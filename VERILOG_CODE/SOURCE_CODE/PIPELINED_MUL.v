==> flow/design.v <==
`timescale 1ns / 1ps
module ADDER16BIT(data_out,
                  data0,
                  data1);
parameter n=16;    
output[n:0] data_out;
input[n-1:0] data0,
            data1;
assign data_out={1'b0,data0}+{1'b0,data1};                        
endmodule
`timescale 1ns / 1ps
module MUX17BIT2_1(data_out,
                   data0,
                   data1,
                   sel);
parameter n=16;   
output[n:0] data_out;
input[n:0] data0,        
            data1;
input sel;
assign  data_out=sel?data1:data0;                   
endmodule
`timescale 1ns / 1ps
module PIPELINED_MUL(Product,
                     clk,
                     rst,
                     multiplicand,
                     multiplier);
parameter n=16,    
          m=16;   
output[n+m-1:0] Product;
input[n-1:0] multiplicand;
input[m-1:0] multiplier;
input clk,
      rst;
wire[n-1:0] m0_acc_in,
            m0_md_in,
            m0_acc_out,
            m0_md_out;
wire[m-1:0] m0_mr_in,
            m0_mr_out;
wire m0_clk,
     m0_rst;  
wire[0:m-1] m_acc_out[n-1:0];
wire[0:m-1] m_md_out[n-1:0];
wire[0:m-1] m_mr_out[m-1:0];   
SUBMODULE m0(.acc_in(m0_acc_in),
                 .md_in(m0_md_in),
                 .mr_in(m0_mr_in),
                 .clk(m0_clk),
                 .rst(m0_rst),
                 .acc_out(m0_acc_out),
                 .md_out(m0_md_out),
                 .mr_out(m0_mr_out)); 
assign m0_acc_in=16'b0;
assign m0_md_in=multiplicand;
assign m0_mr_in=multiplier;
assign m0_clk=clk;
assign m0_rst=rst;  
assign m_acc_out[0]=m0_acc_out;
assign m_md_out[0]=m0_md_out;
assign m_mr_out[0]=m0_mr_out;
genvar i;
generate 
 for(i=1;i<m;i=i+1)
  begin
   SUBMODULE m( m_acc_out[i-1],  
                m_md_out[i-1],  
                m_mr_out[i-1],  
                clk,            
                rst,            
                m_acc_out[i],   
                m_md_out[i],    
                m_mr_out[i]);    
  end
endgenerate  
assign Product = {m_acc_out[m-1],m_mr_out[m-1]};   
endmodule
`timescale 1ns / 1ps
module SUBMODULE(acc_in,
                 md_in,
                 mr_in,
                 clk,
                 rst,
                 acc_out,
                 md_out,
                 mr_out);
parameter n=16,  
          m=16;  
output [n-1:0] acc_out;
output [n-1:0] md_out;
output [m-1:0] mr_out;
input clk,
      rst;
input[n-1:0] acc_in;
input[n-1:0] md_in;
input[m-1:0] mr_in;
wire[n:0] ad_data_out;
wire[n-1:0] ad_data0,
            ad_data1;
wire[n:0] mux_data_out,
          mux_data0,
          mux_data1;
wire mux_sel;
reg[n-1:0] accumulator,
           multiplicand;
reg[m-1:0] multiplier;
ADDER16BIT ad(.data_out(ad_data_out),
                  .data0(ad_data0),
                  .data1(ad_data1));
assign ad_data0=accumulator;
assign ad_data1=multiplicand;
MUX17BIT2_1 mux(.data_out(mux_data_out),
                   .data0(mux_data0),
                   .data1(mux_data1),
                   .sel(mux_sel)); 
assign mux_data0={1'b0,accumulator};
assign mux_data1=ad_data_out;
assign mux_sel=multiplier[0];
always @(posedge clk)
begin
if(rst)
begin
 accumulator<=16'b0;
 multiplicand<=16'b0;
 multiplier<=16'b0;
end 
else
begin
 accumulator<=acc_in;
 multiplicand<=md_in;
 multiplier<=mr_in;
end
end 
assign acc_out=mux_data_out[16:1];
assign md_out=multiplicand;
assign mr_out={mux_data_out[0],multiplier[15:1]};                          
endmodule
# Reports on PIPELINED_MUL
# Tool output for the design above, in the order of the flow.
# Line numbers count from 1 in the design file above.
# Operators carry their Yosys type and port widths (W data, S select, Z words).
# Library cell names are shortened.
# Not given: --
[design] top="PIPELINED_MUL" clk_port="clk" library="sky130hd" corner="tt_025C_1v80"

# Word-level counts
# Yosys after proc, flatten, opt, wreduce and memory -nomap, before mapping. Enables and synchronous resets that opt folds into registers are not counted as muxes. Print and check cells are not counted. Equal cells are merged and count once.
[classes] n_addsub=15 reduce_and_logical=15 mux=15 bitwise=15
[op_table] cell="$add A16 B16 Y17" count=14
[op_table] cell="$mux W16" count=13
[op_table] cell="$reduce_or A2 Y1" count=15
[op_table] cell="$add A15 B16 Y17" count=1
[op_table] cell="$mux W17" count=1
[op_table] cell="$not A1 Y1" count=15
[op_table] cell="$mux W15" count=1
[word_totals] out_inout_bits=32 wordCells=123 reg_bits=751

# Depth
# Yosys ltp: most cells in a row. Word level: on the elaborated netlist, between registers, memories and ports. Mapped: between sequential cells and ports; inverters and the memories' decode and read muxes count.
[depth] ltp_word=2 ABC_AREA=0 depth_mapped=9 depth_no_buf=9

# Synthesis result
# The flow's flattened synthesis, as Yosys stat reports it; memories are mapped. The netlist is that of the ABC_AREA named above (0 if unset); the other value can give another one.
# The area totals of this step are shown rounded.
[by_type] cell="dfxtp_1" count=751
[by_type] cell="nor2b_1" count=520
[by_type] cell="ha_1" count=239
[by_type] cell="mux2i_1" count=110
[by_type] cell="nor2_1" count=284
[by_type] cell="a21oi_1" count=184
[by_type] cell="xnor2_1" count=97
[by_type] cell="a21o_1" count=97
[by_type] cell="a211oi_1" count=67
[by_type] cell="o21ai_0" count=97
[by_type] cell="xor2_1" count=51
[by_type] cell="nand2_1" count=109
[by_type] cell="clkbuf_1" count=108
[by_type] cell="nand2b_1" count=50
[by_type] cell="fa_1" count=15
[by_type] cell="nor3b_1" count=40
[by_type] cell="a31oi_1" count=39
[by_type] cell="a211o_1" count=26
# Other cell types: 51; their cells: 485.
[synth_totals] ffs=751 sequential_area_mm2=0.015 mapped_area_mm2=0.0329 buffers=129 cells=3369
# The figures by module come from a second, unflattened synthesis with its own total; it is not the netlist above.
[unflattened] cells_unflattened=3489 area_unflattened_mm2=0.037
# Each row is one instance without its submodules.
[modules] module="SUBMODULE" mod_seq_area_mm2=0.000961 instances=16 cells=102 area_mm2=0.00131
[modules] module="ADDER16BIT" mod_seq_area_mm2=0 instances=16 cells=97 area_mm2=0.000744
[modules] module="MUX17BIT2_1" mod_seq_area_mm2=0 instances=16 cells=19 area_mm2=0.00026
[modules] module="PIPELINED_MUL" mod_seq_area_mm2=0 instances=1 cells=1 area_mm2=0.0000038

# Worst setup path after synthesis
# Path of least setup slack by OpenSTA after synthesis, without wires, with an ideal clock, recovery checks aside; 20% of the period is set as input and as output delay. Where synthesis merged equal registers, the netlist keeps one of their names.
[synth_path] kind="register to output" start="reg genblk1[15].m.multiplicand[0]" end="out (no name shown)" arrival_ps=2428 required_time_ps=4208 path_stages=10 path_delay_ps=2428 path_buffers=0 slack_ps=1780 t_first_pin_ps=0 period_ps=5260 synth_period_reached_ps=3480
# "path_delay_ps" is the arrival time less input delay plus setup time.
# At an output port there is no setup time.
# "path_stages" counts driving pins, that of a launching flip-flop among them; a cell with two outputs on the path counts twice.
# "synth_period_reached_ps" is the clock period less the worst setup slack; recovery checks do not enter. This is arithmetic on one report: input and output delays are still those of the set period (20% each).
# Between the ends stands the longest chain of elaborated cells between them, by number of cells; it is not shown to be the way that was timed. Of several equally long chains one is given.
# A line is the first line of the expression or statement that the cell stems from. Yosys adds cells for indexed reads and writes and turns some case tables into memories.
[synth_between] path_cell_list="dfxtp_1 > ha_1 > fa_1 > a211o_1 > a21oi_1 > o21ai_1 > a2111oi_0 > o21bai_1 > xor2_1 > mux2_2" elab_chain_len=2
[synth_rtl] element="from (decl)" line=106 source="multiplicand;"
[synth_rtl] element="from (assign)" line=125 source="multiplicand<=16'b0;"
[synth_rtl] element="from (assign)" line=131 source="multiplicand<=md_in;"
[synth_rtl] element="$add A16 B16 Y17" line=9 source="assign data_out={1'b0,data0}+{1'b0,data1};"
[synth_rtl] element="$mux W17" line=21 source="assign  data_out=sel?data1:data0;"
[synth_rtl] element="to (decl)" line=31

# Worst path after layout
# From the final timing report of flow run 1: the path of least setup slack in the routed layout; clock arrival at registers is part of the times.
# The report prints the path's times to 10 ps; the period is as set.
[layout_path] kind="register to output" start="reg genblk1[15].m.accumulator[0]" end="out (no name shown)" path_buffers=1 required_time_ps=2200 arrival_ps=3110 path_stages=11 slack_ps=-910 t_first_pin_ps=630 period_ps=2750
# Between the ends stands the longest chain of elaborated cells between them, by number of cells; it is not shown to be the way that was timed. Of several equally long chains one is given.
[layout_between] path_cell_list="dfxtp_2 > ha_4 > fa_2 > a211o_1 > a21oi_2 > o21ai_2 > a2111oi_4 > o21bai_2 > xor2_1 > mux2_4 > buf_6" elab_chain_len=2
[layout_rtl] element="from (decl)" line=105 source="reg[n-1:0] accumulator,"
[layout_rtl] element="from (assign)" line=124 source="accumulator<=16'b0;"
[layout_rtl] element="from (assign)" line=130 source="accumulator<=acc_in;"
[layout_rtl] element="$add A16 B16 Y17" line=9 source="assign data_out={1'b0,data0}+{1'b0,data1};"
[layout_rtl] element="$mux W17" line=21 source="assign  data_out=sel?data1:data0;"
[layout_rtl] element="to (decl)" line=31

# Design PIPELINED_MUL on sky130hd. What follows are 2 stored runs of the flow, each under its own settings; their order means nothing. The constraints put input and output delay at 20% of the set period each and load the outputs with 0.01 pF.
# "period_reached_ps" = clock period - worst setup slack. The figure is calculated, with input and output delays left at 20% of the set period.
# "critical_path_time_ps": the worst setup path's part of the clock period (all of it between registers, 20% less for each end at a port) less its slack. A launch clock that arrives late makes it longer, a capture clock that arrives late makes it shorter.
# "final_power_uw" is the tool's figure for a default switching activity; nothing was simulated.
# "critical_path_time_ps" is given in steps of 10 ps.
# Results are given in rounded form.
run="flow run 1" settings period_ns=2.75 CORE_UTILIZATION=50 PLACE_DENSITY_LB_ADDON=0.12 CORE_MARGIN=9 CTS_CLUSTER_SIZE=50 CTS_CLUSTER_DIAMETER=62 CAP_MARGIN=40 MIN_ROUTING_LAYER="met2" SLEW_MARGIN=20
run="flow run 1" results critical_path_time_ps=3110 worstPathKind="register to output" fin_ws_ps=-912 final_power_uw=19600 final_cell_area_mm2=0.0371 holdWs_ps=215 synth_area_mm2=0.0329 period_reached_ps=3662 total_die_area_mm2=0.0753 post_route_util_frac=0.573 timing.setup.tns_ps=-8600
run="flow run 2" settings period_ns=4.7 CORE_UTILIZATION=22 SETUP_SLACK_MARGIN=-0.12 PLACE_DENSITY_LB_ADDON=0.05 CORE_ASPECT_RATIO=0.92 CELL_PAD_IN_SITES_DETAIL_PLACEMENT=1 GPL_TIMING_DRIVEN=1 CTS_CLUSTER_SIZE=87 CAP_MARGIN=10 SLEW_MARGIN=10 MIN_ROUTING_LAYER="met1" MAX_ROUTING_LAYER="met5" CORE_MARGIN=2
run="flow run 2" results critical_path_time_ps=3710 worstPathKind="register to output" fin_ws_ps=46 final_power_uw=13800 final_cell_area_mm2=0.0388 holdWs_ps=422 synth_area_mm2=0.0329 period_reached_ps=4654 total_die_area_mm2=0.152 post_route_util_frac=0.26 timing.setup.tns_ps=0
