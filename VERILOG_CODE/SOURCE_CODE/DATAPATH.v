==> flow/design.v <==
`timescale 1ns / 1ps
module ADDER16BIT(data_out,
                  data0,
                  data1);
parameter n=16;    
output[n:0] data_out;
input[n-1:0] data0,
            data1;
assign data_out={1'b0,data0}+{1'b0,data1};                        
endmodule
`timescale 1ns / 1ps
module CONTROLLER(load,
                  loadAC,
                  rstAC,
                  shift,
                  count16set,
                  count16reset,
                  clk,
                  start,
                  rst,
                  count16done);
output reg load,
           loadAC,
           rstAC,
           shift,
           count16set,
           count16reset;
input clk,
      rst,
      start,
      count16done;
parameter S0=2'b00,S1=2'b01,S2=2'b10,S3=2'b11;  
reg[1:0] ps,ns;
always @(posedge clk)
begin
 if(rst)
  ps<=S0;
 else
  ps<=ns;
end    
always @(*)
begin
case(ps)
S0: begin
     rstAC=1'b1;
     loadAC=1'b0;
     load=1'b0;
     shift=1'b0;
     count16set=1'b0;
     count16reset=1'b1;  
     if(start)
      ns=S1;
     else
      ns=S0;
    end
S1: begin
     rstAC=1'b1;
     loadAC=1'b0;
     load=1'b1;
     shift=1'b0;
     count16set=1'b0;
     count16reset=1'b1; 
     ns=S2;
    end 
S2: begin
     rstAC=1'b0;
     loadAC=1'b1;
     load=1'b0;
     shift=1'b1;
     count16set=1'b1;
     count16reset=1'b0; 
     if(count16done)
      ns=S3;
     else
      ns=S2; 
    end   
S3: begin
     rstAC=1'b0;
     loadAC=1'b0;
     load=1'b0;
     shift=1'b0;
     count16set=1'b0;
     count16reset=1'b1;
     if(start)
      ns=S1;
     else
      ns=S3;
    end 
default: begin
          rstAC=1'b1;
          loadAC=1'b0;
          load=1'b0;
          shift=1'b0;
          count16set=1'b0;
          count16reset=1'b1;
          ns=S0;
         end 
endcase                       
end                             
endmodule
`timescale 1ns / 1ps
module COUNTER16(count16done,  
                 count16set,   
                 count16reset,
                 rst,
                 clk);
output  count16done;  
input count16set,
      count16reset,
      rst,
      clk;
reg[4:0] count;
assign count16done=count[4];
always @(posedge clk)
begin
 if(rst)
  count<=5'b00001;
 else if(count16reset) 
  count<=5'b00001;
 else if(count16set)
  count<=count+1;
 else
  count<=count;
end               
endmodule
`timescale 1ns / 1ps
module DATAPATH(Product,
                done,
                clk,
                multiplicand,
                multiplier,
                start,
                rst);
parameter n=16,     
          m=16 ;   
output[m+n-1:0] Product;
output reg done;
input[n:0] multiplicand;
input[m:0] multiplier;
input clk,
      start,
      rst;
wire cr_load,
     cr_loadAC,
     cr_rstAC,
     cr_shift,
     cr_count16set,
     cr_count16reset,
     cr_clk,
     cr_start,
     cr_rst,
     cr_count16done; 
wire ct_counter16done,
     ct_count16set,
     ct_count16reset,
     ct_rst,
     ct_clk;
wire[n-1:0] md_data_out,
            md_data_in;
wire md_clk,
     md_load,
     md_rst;   
wire[n:0] add_data_out;
wire[n-1:0] add_data0,
            add_data1;  
wire[n:0] mux_data_out,
          mux_data0,
          mux_data1;   
wire[n-1:0] ac_data_out,
          ac_data_in;  
wire ac_clk,
     ac_rstAC,
     ac_loadAC,
     ac_rst;    
wire[m-1:0] mr_data_out,
            mr_data_in;
wire mr_clk,
     mr_shift_in,
     mr_load,
     mr_shift,
     mr_rst;                          
CONTROLLER controller(.load(cr_load),
                  .loadAC(cr_loadAC),
                  .rstAC(cr_rstAC),
                  .shift(cr_shift),
                  .count16set(cr_count16set),
                  .count16reset(cr_count16reset),
                  .clk(cr_clk),
                  .start(cr_start),
                  .rst(cr_rst),
                  .count16done(cr_count16done)); 
assign cr_clk=clk;
assign cr_rst=rst;
assign cr_start=start;
assign cr_count16done=ct_count16done;
COUNTER16 ct(.count16done(ct_count16done),  
                 .count16set(ct_count16set),   
                 .count16reset(ct_count16reset),
                 .rst(ct_rst),
                 .clk(ct_clk));
assign ct_count16set=cr_count16set;
assign ct_count16reset=cr_count16reset;
assign ct_rst=rst;
assign ct_clk=clk;
PIPO16BITS md(.data_out(md_data_out),
                  .clk(md_clk),
                  .data_in(md_data_in),
                  .load(md_load),
                  .rst(md_rst));  
assign md_clk=clk;                    
assign md_data_in=multiplicand;
assign md_load=cr_load;
assign md_rst=rst;
ADDER16BIT adder(.data_out(add_data_out),
                  .data0(add_data0),
                  .data1(add_data1));
assign add_data0=md_data_out;
assign add_data1=ac_data_out;
MUX17BIT2_1 mux(.data_out(mux_data_out),
                   .data0(mux_data0),
                   .data1(mux_data1),
                   .sel(mux_sel));
assign mux_data0={1'b0,ac_data_out};
assign mux_data1=add_data_out;
assign mux_sel=mr_data_out[0]; 
RPIPO16BITS ac(.data_out(ac_data_out),
                   .clk(ac_clk),
                   .data_in(ac_data_in),
                   .Rrst(ac_rstAC),
                   .load(ac_loadAC),
                   .rst(ac_rst)); 
assign ac_clk=clk;
assign ac_data_in=mux_data_out[n:1];
assign ac_rstAC=cr_rstAC;
assign ac_loadAC=cr_loadAC;
assign ac_rst=rst;
PISO16BITS mr(.data_out(mr_data_out),
                 .clk(mr_clk),
                 .data_in(mr_data_in),
                 .shift_in(mr_shift_in),
                 .load(mr_load),
                 .shift(mr_shift),
                 .rst(mr_rst));  
assign mr_clk=clk;
assign mr_data_in=multiplier;
assign mr_shift_in=mux_data_out[0];
assign mr_load=cr_load;
assign mr_shift=cr_shift;
assign mr_rst=rst;   
assign Product={ac_data_out,mr_data_out};
always @(posedge clk)
if(rst)
 done<=1'b0;
else
 done<=ct_count16done; 
endmodule
`timescale 1ns / 1ps
module MUX17BIT2_1(data_out,
                   data0,
                   data1,
                   sel);
parameter n=16;   
output[n:0] data_out;
input[n:0] data0,        
            data1;
input sel;
assign  data_out=sel?data1:data0;                   
endmodule
`timescale 1ns / 1ps
module PIPO16BITS(data_out,
                  clk,
                  data_in,
                  load,
                  rst);
parameter n=16;          
output reg[n-1:0] data_out;
input[n-1:0] data_in;
input load,
      clk,
      rst;
always @(posedge clk)
 begin
  if(rst)
   data_out<=16'b0;
  else if(load)
   data_out<=data_in;
  else
   data_out<=data_out; 
 end                              
endmodule
`timescale 1ns / 1ps
module PISO16BITS(data_out,
                 clk,
                 data_in,
                 shift_in,
                 load,
                 shift,
                 rst);
parameter m=16;          
output reg[m-1:0] data_out;
input[m-1:0] data_in;
input load,
      shift,
      shift_in,
      clk,
      rst;
always @(posedge clk)
 begin
  if(rst)
   data_out<=16'b0;
  else if(load)
   data_out<=data_in;
  else if(shift)
   data_out<={shift_in,data_out[15:1]}; 
  else
   data_out<=data_out;
 end                              
endmodule
`timescale 1ns / 1ps
`timescale 1ns / 1ps
module RPIPO16BITS(data_out,
                   clk,
                   data_in,
                   Rrst,
                   load,
                   rst);
parameter n=16;          
output reg[n-1:0] data_out;
input[n-1:0] data_in;
input load,
      Rrst,
      clk,
      rst;
always @(posedge clk)
 begin
  if(rst)
   data_out<=16'b0;
  else if(Rrst)
   data_out<=16'b0;
  else if(load)
   data_out<=data_in;
  else
   data_out<=data_out;
 end                              
endmodule
# Step by step through the tools: DATAPATH
# What the tools print for DATAPATH, step after step.
# Lines are those of the file above, counted from 1.
# Library cell names are shortened.
# A cell with n/a has no value.
dict set report setup {
  top_module {DATAPATH}
  clock_port {clk}
  library {sky130hd}
  lib_corner {tt_025C_1v80}
}

# Elaborated design
# Source: Yosys, flattened and elaborated, memories not mapped. Widths are those after wreduce. Registers that Yosys merges into a memory's read port (data or address) are not register bits. Print and check cells do not count. Equal cells are merged and count once.
dict set report bits {
  register_bits 56
  output_inout_bits 33
  in_bits 37
}
dict set report op_classes {
  n_reduce_logical 8
  muxes 11
  add_sub_neg 2
  n_eq 3
}
# operator n
set ops {}
lappend ops {{16-bit two-way mux} 2}
lappend ops {{16-bit by 16-bit adder with 17-bit output} 1}
lappend ops {{17-bit two-way mux} 1}
lappend ops {{2-bit OR reduction} 4}
lappend ops {{2-bit case mux with 4-bit select} 1}
lappend ops {{1-bit case mux with 2-bit select} 4}
lappend ops {{3-bit OR reduction} 2}
lappend ops {{5-bit by 1-bit adder with 5-bit output (second input constant)} 1}
lappend ops {{2-bit == test (second input constant)} 2}
lappend ops {{2-bit by 1-bit == test with 1-bit output (second input constant)} 1}
lappend ops {{2-bit zero test} 1}
lappend ops {{2-bit nonzero test} 1}
lappend ops {{2-bit two-way mux} 1}
lappend ops {{1-bit two-way mux} 2}

# Depth
# Longest topological path by Yosys (ltp), each cell counted once; first at word level (registers and memories cut), then after technology mapping (sequential cells cut; the memories' decode and read muxes count).
dict set report logic_depth {
  depth_word 5
  ABC_AREA 0
  mapped_depth 8
  ltp_nobuf 8
}

# Mapped cells and area
# Yosys stat after the flow's synthesis: flattened, memories mapped to cells. It holds for the ABC_AREA given above (unset counts as 0); a run with the other value may have another netlist.
# type n
set by_type {}
lappend by_type {dfxtp_1 58}
lappend by_type {nand2_1 82}
lappend by_type {ha_1 17}
lappend by_type {a21oi_1 40}
lappend by_type {a311oi_1 16}
lappend by_type {nor2_1 35}
lappend by_type {xor2_1 8}
lappend by_type {a211oi_1 8}
lappend by_type {mux2i_1 6}
lappend by_type {clkbuf_1 15}
lappend by_type {o21ai_0 10}
lappend by_type {xnor2_1 5}
lappend by_type {or3_1 5}
lappend by_type {a21o_1 4}
lappend by_type {nand3_1 6}
lappend by_type {nor3_1 6}
lappend by_type {nor3b_1 4}
lappend by_type {o211ai_1 4}
# Not listed: further types 35, cells in them 54.
dict set report mapped {
  mapped_cells 383
  buffers 25
  ffs 58
  area_mm2 0.0030729
}
# The figures by module come from a second, unflattened synthesis with its own total; it is not the netlist above.
dict set report unflattened {
  hier_cells 338
  area_unflattened_mm2 0.0034358
}
# Rows give one instance, submodules left out.
# module n_cells instances mod_area_mm2 seq_area_mm2
set modules {}
lappend modules {PISO16BITS 71 1 0.0008058 0.0003203}
lappend modules {ADDER16BIT 97 1 0.0007445 0}
lappend modules {RPIPO16BITS 53 1 0.0005818 0.0003203}
lappend modules {PIPO16BITS 52 1 0.0005806 0.0003203}
lappend modules {MUX17BIT2_1 19 1 0.0002602 0}
lappend modules {COUNTER16 23 1 0.0002577 0.0001001}
lappend modules {CONTROLLER 20 1 0.0001677 0.0000801}
lappend modules {DATAPATH 3 1 0.0000375 0.00002}

# Worst setup path after synthesis
# OpenSTA on the mapped netlist: ideal clock, no wires. The path of least setup slack (recovery checks aside). Input and output delay are each 20% of the period. Register names are those of the netlist, which keeps one name where synthesis merged equal registers.
dict set report synth_timing {
  path_kind {register to register}
  from {register ac.data_out[0]}
  to {register ac.data_out[13]}
  arrival_time_ps 2002
  n_path_buf 0
  required_ps 2660
  slack_ps 659
  stages 9
  period_ps 2780
  path_delay_ps 2122
  launch_ps 0
  period_less_setup_slack_ps 2121
}
# "path_delay_ps" is the arrival time less input delay plus setup time.
# "stages": output pins that drive a net of the path, with the launching flip-flop's if there is one; two outputs of one cell count as two.
# "period_less_setup_slack_ps" = period - worst setup slack (recovery checks aside). The figure is calculated, with input and output delays left at 20% of the set period.
# The rows between start and end are the longest chain of elaborated cells between them; the timing report does not say that the signal goes this way. Where chains are equally long, one stands for them.
# Each line given opens the expression or statement behind the cell; cells for indexed reads and writes are added by Yosys, which also makes memories of some case tables.
# At most two assigning lines are given for a register; there are more.
dict set report synth_between {
  cell_sequence {dfxtp_1 > ha_1 > fa_1 > a21o_2 > a21oi_2 > nor2_2 > a221oi_1 > nor4_1 > a211o_1}
  elab_chain_cells 2
  cells_between 2
  lines_between 2
  cone_classes {add/sub: 1; mux: 1}
}
# item line_no
set synth_rtl {}
lappend synth_rtl {{start, declared} 328} ;# output reg[n-1:0] data_out;
lappend synth_rtl {{start, assigned} 341} ;# data_out<=data_in;
lappend synth_rtl {{start, assigned} 343} ;# data_out<=data_out;
lappend synth_rtl {{16-bit by 16-bit adder with 17-bit output} 9} ;# assign data_out={1'b0,data0}+{1'b0,data1};
lappend synth_rtl {{17-bit two-way mux} 267} ;# assign  data_out=sel?data1:data0;
lappend synth_rtl {{end, assigned} 341}
lappend synth_rtl {{end, assigned} 343}
lappend synth_rtl {{end, declared} 328}

# Timing after layout
# Path of least setup slack in the final report of stored run 1 (OpenROAD, finished layout, wires in). Where an end is a register, its clock arrival counts in the times.
# The path's times are printed in steps of 10 ps; the period is the one set.
dict set report layout_timing {
  path_kind {register to register}
  from {register md.data_out[0]}
  to {register ac.data_out[9]}
  n_path_buf 0
  period_ps 1540
  launch_ps 340
  required_ps 1750
  arrival_time_ps 2310
  slack_ps -560
  stages 8
}
# The rows between start and end are the longest chain of elaborated cells between them; the timing report does not say that the signal goes this way. Where chains are equally long, one stands for them.
# At most two assigning lines are given for a register; there are more.
dict set report layout_between {
  cell_sequence {dfxtp_2 > ha_4 > fa_2 > a21o_4 > a221o_1 > a211oi_2 > xor2_1 > o22ai_1}
  elab_chain_cells 2
  cells_between 2
  lines_between 2
  cone_classes {add/sub: 1; mux: 1}
}
# item line_no
set layout_rtl {}
lappend layout_rtl {{start, declared} 276} ;# output reg[n-1:0] data_out;
lappend layout_rtl {{start, assigned} 286} ;# data_out<=data_in;
lappend layout_rtl {{start, assigned} 288} ;# data_out<=data_out;
lappend layout_rtl {{16-bit by 16-bit adder with 17-bit output} 9} ;# assign data_out={1'b0,data0}+{1'b0,data1};
lappend layout_rtl {{17-bit two-way mux} 267} ;# assign  data_out=sel?data1:data0;
lappend layout_rtl {{end, assigned} 341} ;# data_out<=data_in;
lappend layout_rtl {{end, assigned} 343} ;# data_out<=data_out;
lappend layout_rtl {{end, declared} 328} ;# output reg[n-1:0] data_out;

## Implementation results

Top module DATAPATH; platform sky130hd; tools Yosys and OpenROAD; 2 stored runs in no particular order. Input and output delays are each 20% of the period that was set; the output load is 0.01 pF.
"achievedPeriod_ps" = clock period - worst setup slack. The figure is calculated, with input and output delays left at 20% of the set period.
"critical_path_time_ps" means the part of the period allowed to the worst setup path (the constraints hold back 20% at inputs and 20% at outputs) less its slack; where the path has registers, the arrival times of their clocks count too.
By "fin_power_mw" is meant OpenSTA's value without simulated activity: inputs other than the clock are taken to toggle once in ten clock periods, and the tool carries that through the logic.
"critical_path_time_ps" is given in steps of 10 ps.

[flow] stored run 1: files
==> flow/run.sh <==
#!/bin/bash
# the make line also repeats the synthesis and layout settings of config.mk as NAME=value (left out here)
make -C /OpenROAD-flow-scripts/flow DESIGN_CONFIG=/design/flow/config.mk WORK_HOME=/design/flow/orfs CLKGATE_MAP_FILE= finish
==> flow/config.mk <==
export PLATFORM = sky130hd
export DESIGN_NAME = DATAPATH
export DESIGN_NICKNAME = DATAPATH
export VERILOG_FILES = /design/flow/design.v
export SDC_FILE = /design/flow/constraint.sdc
export NUM_CORES = 4
export LEC_CHECK = 0
export CAP_MARGIN = 30
export CELL_PAD_IN_SITES_DETAIL_PLACEMENT = 0
export CORE_ASPECT_RATIO = 1.64
export CORE_MARGIN = 2
export CORE_UTILIZATION = 15
export CTS_CLUSTER_DIAMETER = 389
export GPL_ROUTABILITY_DRIVEN = 1
export GPL_TIMING_DRIVEN = 1
export HOLD_SLACK_MARGIN = 0.09
export MIN_ROUTING_LAYER = met2
export PLACE_DENSITY = 0.84
export SETUP_SLACK_MARGIN = 0.34
export SLEW_MARGIN = 20
export TNS_END_PERCENT = 85
==> flow/constraint.sdc <==
create_clock -name core_clock -period 1.54 [get_ports {clk}]
set_input_delay 0.3080 -clock core_clock [delete_from_list [all_inputs] [get_ports {clk}]]
set_output_delay 0.3080 -clock core_clock [all_outputs]
set_load 0.01 [all_outputs]

[flow] stored run 1: metrics
[metrics] synthArea_mm2 = 0.0030729
[metrics] design_die_area_mm2 = 0.0216822
[metrics] stdcell_area_mm2 = 0.0057405
[metrics] utilization_pct = 28.3
[metrics] setup_worst_slack_ps = -563
[metrics] total_negative_slack_ps = -5811
[metrics] ws_hold_ps = 416
[metrics] fin_power_mw = 4.406
[metrics] achievedPeriod_ps = 2103
[metrics] critical_path_time_ps = 2100
[metrics] path_kind = register to register

[flow] stored run 2: files
==> flow/run.sh <==
#!/bin/bash
# the make line also repeats the synthesis and layout settings of config.mk as NAME=value (left out here)
make -C /OpenROAD-flow-scripts/flow DESIGN_CONFIG=/design/flow/config.mk WORK_HOME=/design/flow/orfs CLKGATE_MAP_FILE= finish
==> flow/config.mk <==
export PLATFORM = sky130hd
export DESIGN_NAME = DATAPATH
export DESIGN_NICKNAME = DATAPATH
export VERILOG_FILES = /design/flow/design.v
export SDC_FILE = /design/flow/constraint.sdc
export NUM_CORES = 4
export LEC_CHECK = 0
export CAP_MARGIN = 20
export CORE_ASPECT_RATIO = 1.25
export CORE_MARGIN = 2
export CORE_UTILIZATION = 66
export CTS_CLUSTER_SIZE = 29
export MAX_ROUTING_LAYER = met4
export MIN_ROUTING_LAYER = met1
export PLACE_DENSITY_LB_ADDON = 0.24
export SETUP_SLACK_MARGIN = -0.14
export SLEW_MARGIN = 20
==> flow/constraint.sdc <==
create_clock -name core_clock -period 2.63 [get_ports {clk}]
set_input_delay 0.5260 -clock core_clock [delete_from_list [all_inputs] [get_ports {clk}]]
set_output_delay 0.5260 -clock core_clock [all_outputs]
set_load 0.01 [all_outputs]

[flow] stored run 2: metrics
[metrics] synthArea_mm2 = 0.0030729
[metrics] design_die_area_mm2 = 0.0052213
[metrics] stdcell_area_mm2 = 0.0040289
[metrics] utilization_pct = 90.3
[metrics] setup_worst_slack_ps = 213
[metrics] total_negative_slack_ps = 0
[metrics] ws_hold_ps = 416
[metrics] fin_power_mw = 2.349
[metrics] achievedPeriod_ps = 2417
[metrics] critical_path_time_ps = 2420
[metrics] path_kind = register to register
